==> flow/design.v <==
	module master #(
		 parameter DIVIDER = 100
	)(
		 input logic clk,
		 input logic rst_n,
		 input logic start,
		 input logic rw,
		 input logic [6:0] slave_address,
		 input logic [11:0] data_in,
		 output logic busy,
		 output logic ack_error,
		 output logic [11:0] data_out,
		 inout logic scl,
		 inout logic sda
	);
	logic scl_out;
	logic sda_out;
	logic sda_oe;
	logic sda_in_sync1, sda_in_sync2;
	logic scl_sync1, scl_sync2;
	logic [3:0] bit_count;
	logic [$clog2(DIVIDER)-1:0] scl_count;
	logic [7:0] shift_reg;
	logic [11:0] data_reg;
	logic [11:0] read_buffer;
	logic byte_count;
	logic scl_enable;
	logic rw_reg;
	logic ack_sampled;  
	assign sda = sda_oe ? sda_out : 1'bz;
	assign scl = (scl_enable && !scl_out) ? 1'b0 : 1'bz;
	always_ff @(posedge clk or negedge rst_n) begin
		 if (!rst_n) begin
			  sda_in_sync1 <= 1'b1;
			  sda_in_sync2 <= 1'b1;
			  scl_sync1 <= 1'b1;
			  scl_sync2 <= 1'b1;
		 end else begin
			  sda_in_sync1 <= sda;
			  sda_in_sync2 <= sda_in_sync1;
			  scl_sync1 <= scl;
			  scl_sync2 <= scl_sync1;
		 end
	end
	always_ff @(posedge clk or negedge rst_n) begin
		 if (!rst_n) begin
			  scl_count <= 0;
			  scl_out <= 1'b1;
		 end
		 else if (scl_enable) begin
			  if (scl_count == DIVIDER-1) begin
					scl_out <= ~scl_out;
					scl_count <= 0;
			  end
			  else begin
					scl_count <= scl_count + 1;
			  end
		 end
		 else begin
			  scl_count <= 0;
			  scl_out <= 1'b1;
		 end
	end
	typedef enum logic [3:0] {
		 IDLE,
		 START,
		 ADDR,
		 ACK_ADDR,
		 WRITE_DATA,
		 ACK_WRITE,
		 READ_DATA,
		 ACK_READ,
		 STOP
	} state_t;
	state_t state, next_state;
	always_ff @(posedge clk or negedge rst_n) begin
		 if (!rst_n)
			  state <= IDLE;
		 else
			  state <= next_state;
	end
	always_comb begin
		 next_state = state;
		 case (state)
			  IDLE: begin
					if (start)
						 next_state = START;
			  end
			  START: begin
					if (scl_count == DIVIDER-1 && !scl_out)
						 next_state = ADDR;
			  end
			  ADDR: begin
					if (bit_count == 8 && scl_count == DIVIDER-1 && !scl_out)    
						 next_state = ACK_ADDR;
			  end
			  ACK_ADDR: begin
					if (scl_count == DIVIDER-1 && !scl_out) begin
						 if (ack_error)   
							  next_state = STOP;
						 else if (rw_reg)
							  next_state = READ_DATA;
						 else
							  next_state = WRITE_DATA;
					end
			  end
			  WRITE_DATA: begin
					if (bit_count == 8 && scl_count == DIVIDER-1 && !scl_out)
						 next_state = ACK_WRITE;
			  end
			  ACK_WRITE: begin
					if (scl_count == DIVIDER-1 && !scl_out) begin
						 if (byte_count == 1)                                 
							  next_state = STOP;
						 else
							  next_state = WRITE_DATA;
					end
			  end
			  READ_DATA: begin
					if (bit_count == 8 && scl_count == DIVIDER-1 && !scl_out)
						 next_state = ACK_READ;
			  end
			  ACK_READ: begin
					if (scl_count == DIVIDER-1 && !scl_out) begin
						 if (byte_count == 1)                                 
							  next_state = STOP;
						 else
							  next_state = READ_DATA;
					end
			  end
			  STOP: begin
					if (scl_count == DIVIDER-1 && scl_out)
						 next_state = IDLE;
			  end
			  default: next_state = IDLE;
		 endcase
	end
	always_ff @(posedge clk or negedge rst_n) begin
		 if (!rst_n) begin
			  busy <= 1'b0;
			  ack_error <= 1'b0;
			  bit_count <= 4'h0;
			  byte_count <= 1'b0;
			  sda_out <= 1'b1;      
			  sda_oe <= 1'b0;
			  shift_reg <= 8'h00;
			  data_out <= 12'h000;
			  data_reg <= 12'h000;
			  read_buffer <= 12'h000;
			  rw_reg <= 1'b0;
			  scl_enable <= 1'b0;
			  ack_sampled <= 1'b0;
		 end
		 else begin
			  case (state)
					IDLE: begin
						 ack_error <= 1'b0;
						 bit_count <= 4'h0;
						 byte_count <= 1'b0;
						 sda_out <= 1'b1;      
						 sda_oe <= 1'b0;
						 scl_enable <= 1'b0;
						 ack_sampled <= 1'b0;
						 if (start) begin
							  data_reg <= data_in;
							  rw_reg <= rw;
							  busy <= 1'b1;
							  scl_enable <= 1'b1;
							  read_buffer <= 12'h000;
							  shift_reg <= {slave_address, rw};
						 end
						 else begin
							  busy <= 1'b0;
						 end
					end
					START: begin
						 if (scl_count == 0 && scl_out) begin
							  sda_out <= 1'b0;
							  sda_oe <= 1'b1;
						 end
						 if (next_state == ADDR) begin
							  bit_count <= 4'h0;
							  sda_out <= shift_reg[7];
							  sda_oe <= 1'b1;
						 end
					end
					ADDR: begin
						 if (scl_count == 0 && !scl_out && bit_count < 8) begin
							  sda_out <= shift_reg[7 - bit_count];
							  sda_oe <= 1'b1;
						 end
						 if (scl_count == DIVIDER/2 && scl_out && bit_count < 8) begin
							  bit_count <= bit_count + 4'h1;
						 end
						 if (next_state == ACK_ADDR) begin
							  sda_oe <= 1'b0;                                  
							  ack_sampled <= 1'b0;                             
						 end
					end
					ACK_ADDR: begin
						 sda_oe <= 1'b0;
						 if (scl_count == DIVIDER/2 && scl_out && !ack_sampled) begin
							  if (sda_in_sync2) begin
									ack_error <= 1'b1;
							  end else begin
									ack_error <= 1'b0;                           
							  end
							  ack_sampled <= 1'b1;                             
						 end
						 if (next_state == WRITE_DATA) begin
							  bit_count <= 4'h0;
							  byte_count <= 1'b0;
							  shift_reg <= data_reg[11:4];
							  sda_out <= data_reg[11];                         
							  sda_oe <= 1'b1;                                  
						 end
						 else if (next_state == READ_DATA) begin
							  bit_count <= 4'h0;
							  byte_count <= 1'b0;
							  shift_reg <= 8'h00;
							  sda_out <= 1'b0;                                 
							  sda_oe <= 1'b0;                                  
						 end
					end
					WRITE_DATA: begin
						 if (scl_count == 0 && !scl_out && bit_count < 8) begin
							  sda_out <= shift_reg[7 - bit_count];
							  sda_oe <= 1'b1;
						 end
						 if (scl_count == DIVIDER/2 && scl_out && bit_count < 8) begin
							  bit_count <= bit_count + 4'h1;
						 end
						 if (next_state == ACK_WRITE) begin
							  sda_oe <= 1'b0;
							  ack_sampled <= 1'b0;                             
						 end
					end
					ACK_WRITE: begin
						 sda_oe <= 1'b0;
						 if (scl_count == DIVIDER/2 && scl_out && !ack_sampled) begin
							  if (sda_in_sync2) begin
									ack_error <= 1'b1;
							  end
							  ack_sampled <= 1'b1;
						 end
						 if (next_state == WRITE_DATA) begin
							  bit_count <= 4'h0;
							  byte_count <= 1'b1;
							  shift_reg <= {data_reg[3:0], 4'h0};
							  sda_out <= data_reg[3];  
							  sda_oe <= 1'b1;                                  
						 end
					end
					READ_DATA: begin
						 if (scl_count == DIVIDER/2 && scl_out && bit_count < 8) begin
							  shift_reg[7 - bit_count] <= sda_in_sync2;
						 end
						 if (scl_count == DIVIDER-1 && !scl_out && bit_count < 8) begin
							  bit_count <= bit_count + 4'h1;
						 end
						 if (bit_count == 8 && scl_count == 0 && !scl_out) begin
							  if (byte_count == 0) begin
									read_buffer[11:4] <= shift_reg;
							  end
							  else begin
									read_buffer[3:0] <= shift_reg[7:4];
							  end
						 end
						 if (next_state == ACK_READ) begin
							  sda_out <= (byte_count == 1) ? 1'b1 : 1'b0;      
							  sda_oe <= 1'b1;                                  
						 end
						 else begin
							  sda_oe <= 1'b0;                                  
						 end
					end
					ACK_READ: begin
						 if (next_state == READ_DATA) begin
							  bit_count <= 4'h0;
							  byte_count <= 1'b1;
							  shift_reg <= 8'h00;
							  sda_oe <= 1'b0;                                  
							  sda_out <= 1'b1;
						 end
						 else if (next_state == STOP) begin
							  sda_oe <= 1'b0;                                  
							  data_out <= read_buffer;
						 end
						 else begin
							  sda_oe <= 1'b1;
						 end
					end
					STOP: begin
						 if (scl_count == 0 && !scl_out) begin
							  sda_out <= 1'b0;
							  sda_oe <= 1'b1;
						 end
						 if (scl_count == DIVIDER/2 && scl_out) begin
							  sda_out <= 1'b1;
						 end
						 if (next_state == IDLE) begin
							  sda_oe <= 1'b0;
							  scl_enable <= 1'b0;
							  busy <= 1'b0;
						 end
					end
					default: begin
						 sda_oe <= 1'b0;
					end
			  endcase
		 end
	end
	endmodule
Step by step through the tools: master --
Tool output for the design above, in the order of the flow. Line numbers count from 1 in the design file above. Operators: Yosys type, input widths -> output width; for muxes data width and select width s. Cell names lack the library's common part. The mark n/a stands for no value.
Set-up: top master, clock port clk, library sky130hd, timing corner tt_025C_1v80

Elaborated design --
Counts by Yosys on the flattened word-level netlist (proc, flatten, opt, wreduce; memories kept). Register bits leave out memories and registers merged into their read ports (data or address). Print and check cells are left out. Cells with the same type and inputs are merged into one.
Word-level totals: register bits after elaboration 69, bits of input ports 23, output and inout port bits 16, cells after elaboration 194
Operators by class: $add $sub $neg 4, magnitude comparators 1, eq/ne operators 42, shifts and indexed selects 3, multiplexer cells 80, bitwise logic cells 5, reduce/logical cells 41
Operator list (number):
- $mux 4 | 21
- $mux 8 | 8
- $pmux 8 s5 | 1
- $mux 1 | 37
- $pmux 4 s9 | 1
- $shift 1x33->8 | 1
- $shift 1x33->8 const A | 1
- $neg 32->33 | 1
- $ne 2x2->1 const B | 16
- $eq 4x3->1 const B | 8
- $shiftx 8x32->1 | 1
- $pmux 4 s7 | 1
- $reduce_and 4->1 | 6
- $eq 4x2->1 const B | 4
- $pmux 8 s2 | 1
- $logic_and 1x1->1 | 14
- $mux 7 | 2
- $ne 3x3->1 const B | 4
- $eq 4x4->1 const B | 3
- $reduce_bool 5->1 | 2
- $reduce_bool 9->1 | 1
- $ne 2x1->1 const B | 4
- $logic_not 4->1 | 2
- $and 8x8->8 | 1
- $or 8x8->8 | 1
- $not 8->8 | 1
- $reduce_and 8->1 | 1
- $reduce_bool 8->1 | 1
Not listed: further kinds 24, cells in them 31.

Logic depth --
Longest topological path by Yosys (ltp), each cell counted once; first at word level (registers and memories cut), then after technology mapping (sequential cells cut; the memories' decode and read muxes count).
Depth: depth in word-level cells 9, ABC_AREA 0, gate-level depth with buffers 12, gate-level depth less buffers 10

Netlist --
Yosys stat after the flow's synthesis: flattened, memories mapped to cells. It holds for the ABC_AREA given above (unset counts as 0); a run with the other value may have another netlist.
Synthesis totals: standard cells after synthesis 380, synthesis area 4028.9 um^2, sequential part of the area 1833.0 um^2, flip-flops 73, buffer cells 21
Cell types:
- dfrtp_1 | number 68, area in all 1.7E+03 um^2
- mux2_2 | number 22, area in all 247.738 um^2
- mux2_1 | number 13, area in all 146.39 um^2
- dfstp_2 | number 5, area in all 131.376 um^2
- ha_1 | number 10, area in all 125.12 um^2
- a22o_1 | number 11, area in all 96.342 um^2
- nor2_1 | number 25, area in all 93.84 um^2
- nand3_1 | number 17, area in all 85.082 um^2
- o21ai_0 | number 16, area in all 80.077 um^2
- nand2_1 | number 20, area in all 75.072 um^2
- mux2i_1 | number 7, area in all 70.067 um^2
- inv_1 | number 17, area in all 63.811 um^2
- nand2b_1 | number 10, area in all 62.56 um^2
- a32o_1 | number 6, area in all 60.058 um^2
- clkbuf_1 | number 14, area in all 52.55 um^2
- a21oi_1 | number 9, area in all 45.043 um^2
- mux4_2 | number 2, area in all 45.043 um^2
- a31oi_1 | number 6, area in all 37.536 um^2
Not listed: further types 53, cells in them 102.

Timing after synthesis --
Source: OpenSTA report_checks on the synthesized netlist (no wires, ideal clock, input and output delay 20% of the period each), path of least setup slack; recovery checks are left aside. Register names are those of the netlist, which keeps one name where synthesis merged equal registers.
Path after synthesis: kind reg2reg, start register bit_count[0], end register shift_reg[4], period 2770 ps, library setup time 122 ps, launch time at the first pin 0 ps, arrival time 2695 ps, data required time 2648 ps, slack -47 ps, delay of the path 2817 ps, stages on the path 12, buffers on the path 1, synthesis period reached 2817 ps
"delay of the path" = arrival - input delay + setup time. "stages on the path" counts driving pins, that of a launching flip-flop among them; a cell with two outputs on the path counts twice. "synthesis period reached" is the clock period less the worst setup slack; recovery checks do not enter. This is arithmetic on one report: input and output delays are still those of the set period (20% each). The rows between start and end are the longest chain of elaborated cells between them; the timing report does not say that the signal goes this way. Where chains are equally long, one stands for them. A line is the first line of the expression or statement that the cell stems from. Yosys adds cells for indexed reads and writes and turns some case tables into memories. A register here has more assigning lines than the two given. Where a signal picks the word or bit written, the line may be left out of the assigning lines.
Between the ends, after synthesis: cell sequence dfrtp_1 -> clkbuf_1 -> nand3_1 -> nand2b_1 -> ha_1 -> nand4bb_1 -> o2bb2ai_1 -> nand4_1 -> mux2_2 -> a221o_1 -> a21o_1 -> a32o_1, length of the longest elaborated chain 9, elaborated cells on any way between the ends 26, those cells by class add/sub (2); compare (1); eq/ne (5); shift (2); mux (9); logic (3); reduce/logical (4)
RTL lines, path after synthesis:
- start, declared | line 21 | logic [3:0] bit_count;
- start, assigned | line 193 | bit_count <= bit_count + 4'h1;
- start, assigned | line 231 | bit_count <= bit_count + 4'h1;
- $eq 4x4->1 | line 120 | if (bit_count == 8 && scl_count == DIVIDER-1 && !scl_out)
- $logic_and 1x1->1 (2 in a row) | line 120
- $mux 4 | line 120
- $pmux 4 s9 | line 84 | case (state)
- $eq 4x3->1 | line 217 | else if (next_state == READ_DATA) begin
- $mux 8 | line 217
- $mux 8 | line 210 | if (next_state == WRITE_DATA) begin
- $pmux 8 s5 | line 155 | case (state)
- end, assigned | line 170 | shift_reg <= {slave_address, rw};
- end, assigned | line 213 | shift_reg <= data_reg[11:4];
- end, declared | line 23 | logic [7:0] shift_reg;

Worst path after layout --
From the final timing report of run 1: the path of least setup slack in the routed layout; clock arrival at registers is part of the times. The path's times are printed in steps of 10 ps; the period is the one set.
Path post-layout: kind reg2reg, start register bit_count[0], end register shift_reg[4], period 3110 ps, library setup time 110 ps, launch time at the first pin 340 ps, arrival time 3130 ps, data required time 3340 ps, slack 210 ps, stages on the path 11, buffers on the path 0
The rows between start and end are the longest chain of elaborated cells between them; the timing report does not say that the signal goes this way. Where chains are equally long, one stands for them. A register here has more assigning lines than the two given. Where a signal picks the word or bit written, the line may be left out of the assigning lines.
Between the ends, post-layout: cell sequence dfrtp_1 -> ha_2 -> nand3_1 -> ha_1 -> or3b_2 -> nor2_1 -> nand4_1 -> mux2_2 -> a221o_1 -> a21o_1 -> a32o_1, length of the longest elaborated chain 9, elaborated cells on any way between the ends 26, those cells by class add/sub (2); compare (1); eq/ne (5); shift (2); mux (9); logic (3); reduce/logical (4)
RTL lines, path post-layout:
- start, declared | line 21 | logic [3:0] bit_count;
- start, assigned | line 193 | bit_count <= bit_count + 4'h1;
- start, assigned | line 231 | bit_count <= bit_count + 4'h1;
- $eq 4x4->1 | line 120 | if (bit_count == 8 && scl_count == DIVIDER-1 && !scl_out)
- $logic_and 1x1->1 (2 in a row) | line 120
- $mux 4 | line 120
- $pmux 4 s9 | line 84 | case (state)
- $eq 4x3->1 | line 217 | else if (next_state == READ_DATA) begin
- $mux 8 | line 217
- $mux 8 | line 210 | if (next_state == WRITE_DATA) begin
- $pmux 8 s5 | line 155 | case (state)
- end, assigned | line 170 | shift_reg <= {slave_address, rw};
- end, assigned | line 213 | shift_reg <= data_reg[11:4];
- end, declared | line 23 | logic [7:0] shift_reg;

Top module master; platform sky130hd; tools Yosys and OpenROAD; 2 stored runs in no particular order. Input and output delays are each 20% of the period that was set; the output load is 0.01 pF.
"reached clock period": clock period set for the run, less the worst setup slack. It is reckoned from that one timing run; input and output delays stay at 20% of the period that was set.
"worst setup path time": the worst setup path's part of the clock period (all of it between registers, 20% less for each end at a port) less its slack. A launch clock that arrives late makes it longer, a capture clock that arrives late makes it shorter.
By "overall power" is meant OpenSTA's value without simulated activity: inputs other than the clock are taken to toggle once in ten clock periods, and the tool carries that through the logic.
"worst setup path time" is given in steps of 10 ps.

[run 1] flow files
==> flow/run.sh <==
#!/bin/bash
# the make line also repeats the synthesis and layout settings of config.mk as NAME=value (left out here)
make -C /OpenROAD-flow-scripts/flow DESIGN_CONFIG=/design/flow/config.mk WORK_HOME=/design/flow/orfs CLKGATE_MAP_FILE= finish
==> flow/config.mk <==
export PLATFORM = sky130hd
export DESIGN_NAME = master
export DESIGN_NICKNAME = master
export VERILOG_FILES = /design/flow/design.v
export SDC_FILE = /design/flow/constraint.sdc
export NUM_CORES = 4
export LEC_CHECK = 0
export CAP_MARGIN = 20
export CORE_MARGIN = 2
export CORE_UTILIZATION = 33
export SLEW_MARGIN = 20
==> flow/constraint.sdc <==
create_clock -name core_clock -period 3.11 [get_ports {clk}]
set_input_delay 0.6220 -clock core_clock [delete_from_list [all_inputs] [get_ports {clk}]]
set_output_delay 0.6220 -clock core_clock [all_outputs]
set_load 0.01 [all_outputs]

[run 1] result: chip area after synthesis (Yosys) 4028.9 um^2; worst slack on setup checks 209 ps; utilization after layout 0.411; standard-cell area after routing 4919.7 um^2; overall power 2150 µW; worst hold slack in the final report 279 ps; sum of negative setup slack 0 ps; area of the die 13108.0 um^2; worst setup path time 2900 ps; kind of the worst setup path reg2reg; reached clock period 2901 ps

[run 2] flow files
==> flow/run.sh <==
#!/bin/bash
# the make line also repeats the synthesis and layout settings of config.mk as NAME=value (left out here)
make -C /OpenROAD-flow-scripts/flow DESIGN_CONFIG=/design/flow/config.mk WORK_HOME=/design/flow/orfs CLKGATE_MAP_FILE= finish
==> flow/config.mk <==
export PLATFORM = sky130hd
export DESIGN_NAME = master
export DESIGN_NICKNAME = master
export VERILOG_FILES = /design/flow/design.v
export SDC_FILE = /design/flow/constraint.sdc
export NUM_CORES = 4
export LEC_CHECK = 0
export CAP_MARGIN = 15
export CELL_PAD_IN_SITES_GLOBAL_PLACEMENT = 1
export CORE_MARGIN = 8
export CORE_UTILIZATION = 67
export CTS_CLUSTER_DIAMETER = 139
export CTS_CLUSTER_SIZE = 21
export GPL_ROUTABILITY_DRIVEN = 0
export MAX_ROUTING_LAYER = met4
export MIN_ROUTING_LAYER = met2
export PLACE_DENSITY_LB_ADDON = 0.1
export SETUP_SLACK_MARGIN = 0.4
export SLEW_MARGIN = 20
export TNS_END_PERCENT = 75
==> flow/constraint.sdc <==
create_clock -name core_clock -period 1.8 [get_ports {clk}]
set_input_delay 0.3600 -clock core_clock [delete_from_list [all_inputs] [get_ports {clk}]]
set_output_delay 0.3600 -clock core_clock [all_outputs]
set_load 0.01 [all_outputs]

[run 2] result: stopped before the end: placement reported FLW-0024
