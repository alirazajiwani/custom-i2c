==> flow/design.v <==
module slave #(
    parameter [6:0] SLAVE_ADDR = 7'h50
)(
    input logic clk,
    input logic rst_n,
    inout logic scl,
    inout logic sda,
    output logic [11:0] rx_data,
    output logic data_valid
);
logic sda_sync1, sda_sync2, scl_sync1, scl_sync2;
logic sda_prev, scl_prev;
logic [7:0] shift_reg;
logic [3:0] bit_count_addr;
logic [3:0] bit_count_data;
logic [11:0] internal_memory;
logic addr_match, rw_bit, byte_count;
logic sda_out;                           
logic sda_oe;                            
assign sda = sda_oe ? sda_out : 1'bz;
always_ff @(posedge clk or negedge rst_n) begin
    if (!rst_n) begin
        scl_sync1 <= 1'b1;
        scl_sync2 <= 1'b1;                                          
        scl_prev  <= 1'b1;              
        sda_sync1 <= 1'b1;
        sda_sync2 <= 1'b1;
        sda_prev  <= 1'b1;
    end else begin
        scl_sync1 <= scl;
        scl_sync2 <= scl_sync1;
        scl_prev  <= scl_sync2;
        sda_sync1 <= sda;
        sda_sync2 <= sda_sync1;
        sda_prev  <= sda_sync2;
    end
end
wire scl_rising  = !scl_prev && scl_sync2;                           
wire scl_falling = scl_prev && !scl_sync2;                           
wire start_cond  = sda_prev && !sda_sync2 && scl_sync2;
wire stop_cond   = !sda_prev && sda_sync2 && scl_sync2;
typedef enum logic [2:0] {
    IDLE, 
    ADDR, 
    ACK_ADDR, 
    DATA, 
    ACK_DATA
} state_t;
state_t state, next_state;
always_ff @(posedge clk or negedge rst_n) begin
    if (!rst_n) begin
        state <= IDLE;
    end 
    else begin
        if (stop_cond && (state == IDLE || state == ACK_ADDR || state == ACK_DATA)) begin
            state <= IDLE;
        end
        else if (start_cond && state == IDLE) begin
            state <= ADDR;
        end
        else begin
            state <= next_state;
        end
    end
end
always_comb begin
    next_state = state;
    case (state)
        IDLE:     next_state = IDLE;
        ADDR: begin
            if (bit_count_addr >= 8 && scl_falling)
                next_state = ACK_ADDR;
        end
        ACK_ADDR: begin
            if (scl_falling)
                next_state = addr_match ? DATA : IDLE;
        end
        DATA: begin
            if (bit_count_data >= 8 && scl_falling)
                next_state = ACK_DATA;
        end
        ACK_DATA: begin
            if (scl_falling) begin
                if (rw_bit) begin
                    if (byte_count == 0)
                        next_state = DATA;
                    else if (byte_count == 1)
                        next_state = IDLE;
                end 
                else begin
                    if (byte_count == 0)
                        next_state = DATA;
                    else if (byte_count == 1)
                        next_state = IDLE;
                end
            end
        end
        default: next_state = IDLE;
    endcase
end
always_ff @(posedge clk or negedge rst_n) begin
    if (!rst_n) begin
        sda_out <= 1'b1;
        sda_oe <= 1'b0;
        bit_count_addr <= 4'h0;
        bit_count_data <= 4'h0;
        byte_count <= 1'b0;
        shift_reg <= 8'h00;
        internal_memory <= 12'h000;
        rx_data <= 12'h000;
        addr_match <= 1'b0;
        rw_bit <= 1'b0;
        data_valid <= 1'b0;
    end 
    else begin
        case (state)
            IDLE: begin
                sda_oe <= 1'b0;
                sda_out <= 1'b1;
                bit_count_addr <= 4'h0;
                bit_count_data <= 4'h0;
                byte_count <= 1'b0;
                shift_reg <= 8'h00;
                addr_match <= 1'b0;
                rw_bit <= 1'b0;
                data_valid <= 1'b0;
            end
            ADDR: begin
                sda_oe <= 1'b0;
                if (scl_rising && bit_count_addr < 8) begin
                    shift_reg[7 - bit_count_addr] <= sda_sync2;
                    bit_count_addr <= bit_count_addr + 4'h1;
                end
                if (bit_count_addr == 8) begin
                    addr_match <= (shift_reg[7:1] == SLAVE_ADDR);
                    rw_bit <= shift_reg[0];
                end
            end
            ACK_ADDR: begin
                if (addr_match) begin
                    sda_out <= 1'b0;
                    sda_oe <= 1'b1;
                end else begin
                    sda_oe <= 1'b0;
                end
                if (scl_falling) begin
                    sda_oe <= 1'b0;
                    bit_count_data <= 4'h0;
                    if (addr_match && rw_bit) begin
                        shift_reg <= internal_memory[11:4];
                    end else begin
                        shift_reg <= 8'h00;
                    end
                end
            end
            DATA: begin
                if (rw_bit) begin
                    if (bit_count_data < 8) begin
                        if (scl_falling || !scl_sync2) begin
                            sda_out <= shift_reg[7 - bit_count_data];
                            sda_oe <= 1'b1;
                        end
                    end 
                    else begin
                        sda_oe <= 1'b0;
                    end
                    if (scl_falling && bit_count_data < 8) begin
                        bit_count_data <= bit_count_data + 4'h1;
                    end
                end 
                else begin
                    sda_oe <= 1'b0;
                    if (scl_rising && bit_count_data < 8) begin
                        shift_reg[7 - bit_count_data] <= sda_sync2;
                        bit_count_data <= bit_count_data + 4'h1;
                    end
                end
            end
            ACK_DATA: begin
                if (!rw_bit) begin
                    sda_out <= 1'b0;
                    sda_oe <= 1'b1;
                    if (scl_rising) begin
                        if (byte_count == 0) begin
                            internal_memory[11:4] <= shift_reg;
                            shift_reg <= 8'h00;
                        end 
                        else if (byte_count == 1) begin
                            internal_memory[3:0] <= shift_reg[7:4];
                            rx_data <= {internal_memory[11:4], shift_reg[7:4]};
                            data_valid <= 1'b1;
                        end
                    end
                    if (scl_falling) begin
                        sda_oe <= 1'b0;
                        bit_count_data <= 4'h0;
                        if (byte_count == 0) byte_count <= 1'b1;
                    end
                end 
                else begin
                    sda_oe <= 1'b0;
                    if (scl_falling) begin
                        bit_count_data <= 4'h0;
                        if (byte_count == 0) begin
                            byte_count <= 1'b1;
                            shift_reg <= {internal_memory[3:0], 4'h0};
                        end
                    end
                end
            end
            default: begin
                sda_oe <= 1'b0;
            end
        endcase
    end
end
endmodule
; ---- Tool chain data of slave
; The steps from the RTL of slave to its reports follow in flow order.
; Lines are those of the file above, counted from 1.
; Operators carry their Yosys type and port widths (W data, S select, Z words).
; The mark -- stands for no value.
[setup]
top = slave
clk_port = clk
lib = sky130hd
lib_corner = tt_025C_1v80

; ---- Elaborated design
; Counts by Yosys on the flattened word-level netlist (proc, flatten, opt, wreduce; memories kept). Register bits leave out memories and registers merged into their read ports (data or address). Print and check cells are left out. Cells with the same type and inputs are merged into one.
[op_classes]
reduce_logical = 37
cmp = 4
n_eq = 30
n_addsub = 6
n_mux = 52
shift = 5
n_logic = 8
[op_table]
columns = cell, n
row1 = $mux W8, 10
row2 = $shift A1 B33 Y8, 2
row3 = $shift A1 B33 Y8 const A, 2
row4 = $neg A32 Y33, 2
row5 = $pmux W8 S5, 1
row6 = $shiftx A8 B32 Y1, 1
row7 = $ne A2 B2 Y1 const B, 14
row8 = $ne A4 B4 Y1 const B, 5
row9 = $reduce_and A4 Y1, 5
row10 = $mux W4, 5
row11 = $mux W1, 19
row12 = $mux W3, 6
row13 = $and A8 B8 Y8, 2
row14 = $or A8 B8 Y8, 2
row15 = $not A8 Y8, 2
row16 = $logic_and A1 B1 Y1, 14
row17 = $ne A3 B3 Y1 const B, 4
row18 = $pmux W4 S3, 1
row19 = $pmux W3 S4, 1
row20 = $sub A3 B4 Y5 const A, 2
row21 = $add A4 B1 Y4 const B, 2
row22 = $ge A4 B4 Y1 const B, 2
row23 = $lt A4 B4 Y1 const B, 2
row24 = $reduce_and A8 Y1, 1
row25 = $pmux W4 S2, 1
row26 = $pmux W1 S2, 4
row27 = $eq A7 B7 Y1 const B, 1
row28 = $reduce_and A2 Y1, 3
; Not listed: further kinds 17, cells in them 26.
[word_totals]
elab_cells = 161
input_bits = 2
reg_bits = 55
out_inout_bits = 15

; ---- Longest topological paths
; Longest topological path by Yosys (ltp), each cell counted once; first at word level (registers and memories cut), then after technology mapping (sequential cells cut; the memories' decode and read muxes count).
[logic_depth]
word_depth = 9
ABC_AREA = 0
depth_mapped = 10
depth_no_buf = 9

; ---- Mapped cells and area
; The flow's flattened synthesis, as Yosys stat reports it; memories are mapped. The netlist is that of the ABC_AREA named above (0 if unset); the other value can give another one.
[synth_totals]
ff_cells = 52
n_buf = 20
mapped_area_um2 = 3234.4
cells = 323
seqArea_um2 = 1311.3
[types]
columns = cell_type, n, type_area_um2
row1 = sky130_fd_sc_hd__dfrtp_1, 44, 1.1E+03
row2 = sky130_fd_sc_hd__mux2_2, 21, 236.477
row3 = sky130_fd_sc_hd__dfstp_2, 8, 210.202
row4 = sky130_fd_sc_hd__ha_1, 14, 175.168
row5 = sky130_fd_sc_hd__nand2_1, 40, 150.144
row6 = sky130_fd_sc_hd__mux2i_1, 14, 140.134
row7 = sky130_fd_sc_hd__o21ai_0, 18, 90.086
row8 = sky130_fd_sc_hd__nand4_1, 14, 87.584
row9 = sky130_fd_sc_hd__nand3_1, 13, 65.062
row10 = sky130_fd_sc_hd__nor3_1, 11, 55.053
row11 = sky130_fd_sc_hd__mux4_1, 2, 52.55
row12 = sky130_fd_sc_hd__a21oi_1, 10, 50.048
row13 = sky130_fd_sc_hd__inv_1, 13, 48.797
row14 = sky130_fd_sc_hd__buf_4, 6, 45.043
row15 = sky130_fd_sc_hd__nor2_1, 12, 45.043
row16 = sky130_fd_sc_hd__buf_2, 7, 35.034
row17 = sky130_fd_sc_hd__nand2b_1, 5, 31.28
row18 = sky130_fd_sc_hd__nor2b_1, 5, 31.28
; Not listed: further types 40, cells in them 66.

; ---- Timing after synthesis
; Source: OpenSTA report_checks on the synthesized netlist (no wires, ideal clock, input and output delay 20% of the period each), path of least setup slack; recovery checks are left aside. Register names are those of the netlist, which keeps one name where synthesis merged equal registers.
[synth_path]
path_kind = reg-to-reg
from = reg bit_count_data[1]
to = reg shift_reg[1]
path_delay_ns = 2.423
t_first_pin_ns = 0.000
path_stages = 9
period_ns = 3.79
setup_time_ns = 0.134
required_time_ns = 3.656
arrival_time_ns = 2.289
n_path_buf = 0
path_slack_ns = 1.367
synth_period_reached_ns = 2.423
; "path_delay_ns" is the arrival time less input delay plus setup time.
; "path_stages": output pins that drive a net of the path, with the launching flip-flop's if there is one; two outputs of one cell count as two.
; "synth_period_reached_ns" is the clock period less the worst setup slack; recovery checks do not enter. This is arithmetic on one report: input and output delays are still those of the set period (20% each).
; The rows between start and end are the longest chain of elaborated cells between them; the timing report does not say that the signal goes this way. Where chains are equally long, one stands for them.
; Each line given opens the expression or statement behind the cell; cells for indexed reads and writes are added by Yosys, which also makes memories of some case tables.
; At most two assigning lines are given for a register; there are more.
; Lines with a computed index may be missing from the assigning lines.
[synth_via]
cell_sequence = sky130_fd_sc_hd__dfrtp_1 -> sky130_fd_sc_hd__ha_1 -> sky130_fd_sc_hd__nand3_1 -> sky130_fd_sc_hd__ha_1 -> sky130_fd_sc_hd__and4bb_1 -> sky130_fd_sc_hd__and4_4 -> sky130_fd_sc_hd__mux2_2 -> sky130_fd_sc_hd__a221oi_2 -> sky130_fd_sc_hd__o21ai_1
elab_chain_cells = 9
cone_cells = 14
cone_classes = 2 x add/sub; 1 x compare; 1 x eq/ne; 2 x shift; 3 x mux; 3 x logic; 2 x reduce/logical
[synth_rtl]
columns = element, line_no
row1 = start: declaration, 15  ; logic [3:0] bit_count_data;
row2 = start: assignment, 168  ; bit_count_data <= bit_count_data + 4'h1;
row3 = start: assignment, 175  ; bit_count_data <= bit_count_data + 4'h1;
row4 = $sub A3 B4 Y5, 174  ; shift_reg[7 - bit_count_data] <= sda_sync2;
row5 = $neg A32 Y33, 174
row6 = $shift A1 B33 Y8, 174
row7 = $not A8 Y8, 174
row8 = $and A8 B8 Y8, 174
row9 = $or A8 B8 Y8, 174
row10 = $mux W8, 173  ; if (scl_rising && bit_count_data < 8) begin
row11 = $mux W8, 157  ; if (rw_bit) begin
row12 = $pmux W8 S5, 116  ; case (state)
row13 = end: assignment, 150  ; shift_reg <= internal_memory[11:4];
row14 = end: assignment, 206  ; shift_reg <= {internal_memory[3:0], 4'h0};
row15 = end: declaration, 13  ; logic [7:0] shift_reg;

; slave on sky130hd: 2 stored runs with different settings, listed in no order. Input and output delays are each 20% of the period that was set; the output load is 0.01 pF.

[flow run A: settings]
period_ns = 2.89
CORE_UTILIZATION = 22
CAP_MARGIN = 20
CORE_MARGIN = 2
SLEW_MARGIN = 20
[flow run A: results]
outcome = no final report: routing broke off with RSZ-0074

[flow run B: settings]
period_ns = 3.84
CORE_UTILIZATION = 61
PLACE_DENSITY_LB_ADDON = 0.28
CELL_PAD_IN_SITES_DETAIL_PLACEMENT = 2
GPL_ROUTABILITY_DRIVEN = 0
CTS_CLUSTER_DIAMETER = 370
CAP_MARGIN = 25
MIN_ROUTING_LAYER = met1
CORE_MARGIN = 2
SLEW_MARGIN = 20
[flow run B: results]
outcome = no final report: placement broke off with DPL-0033
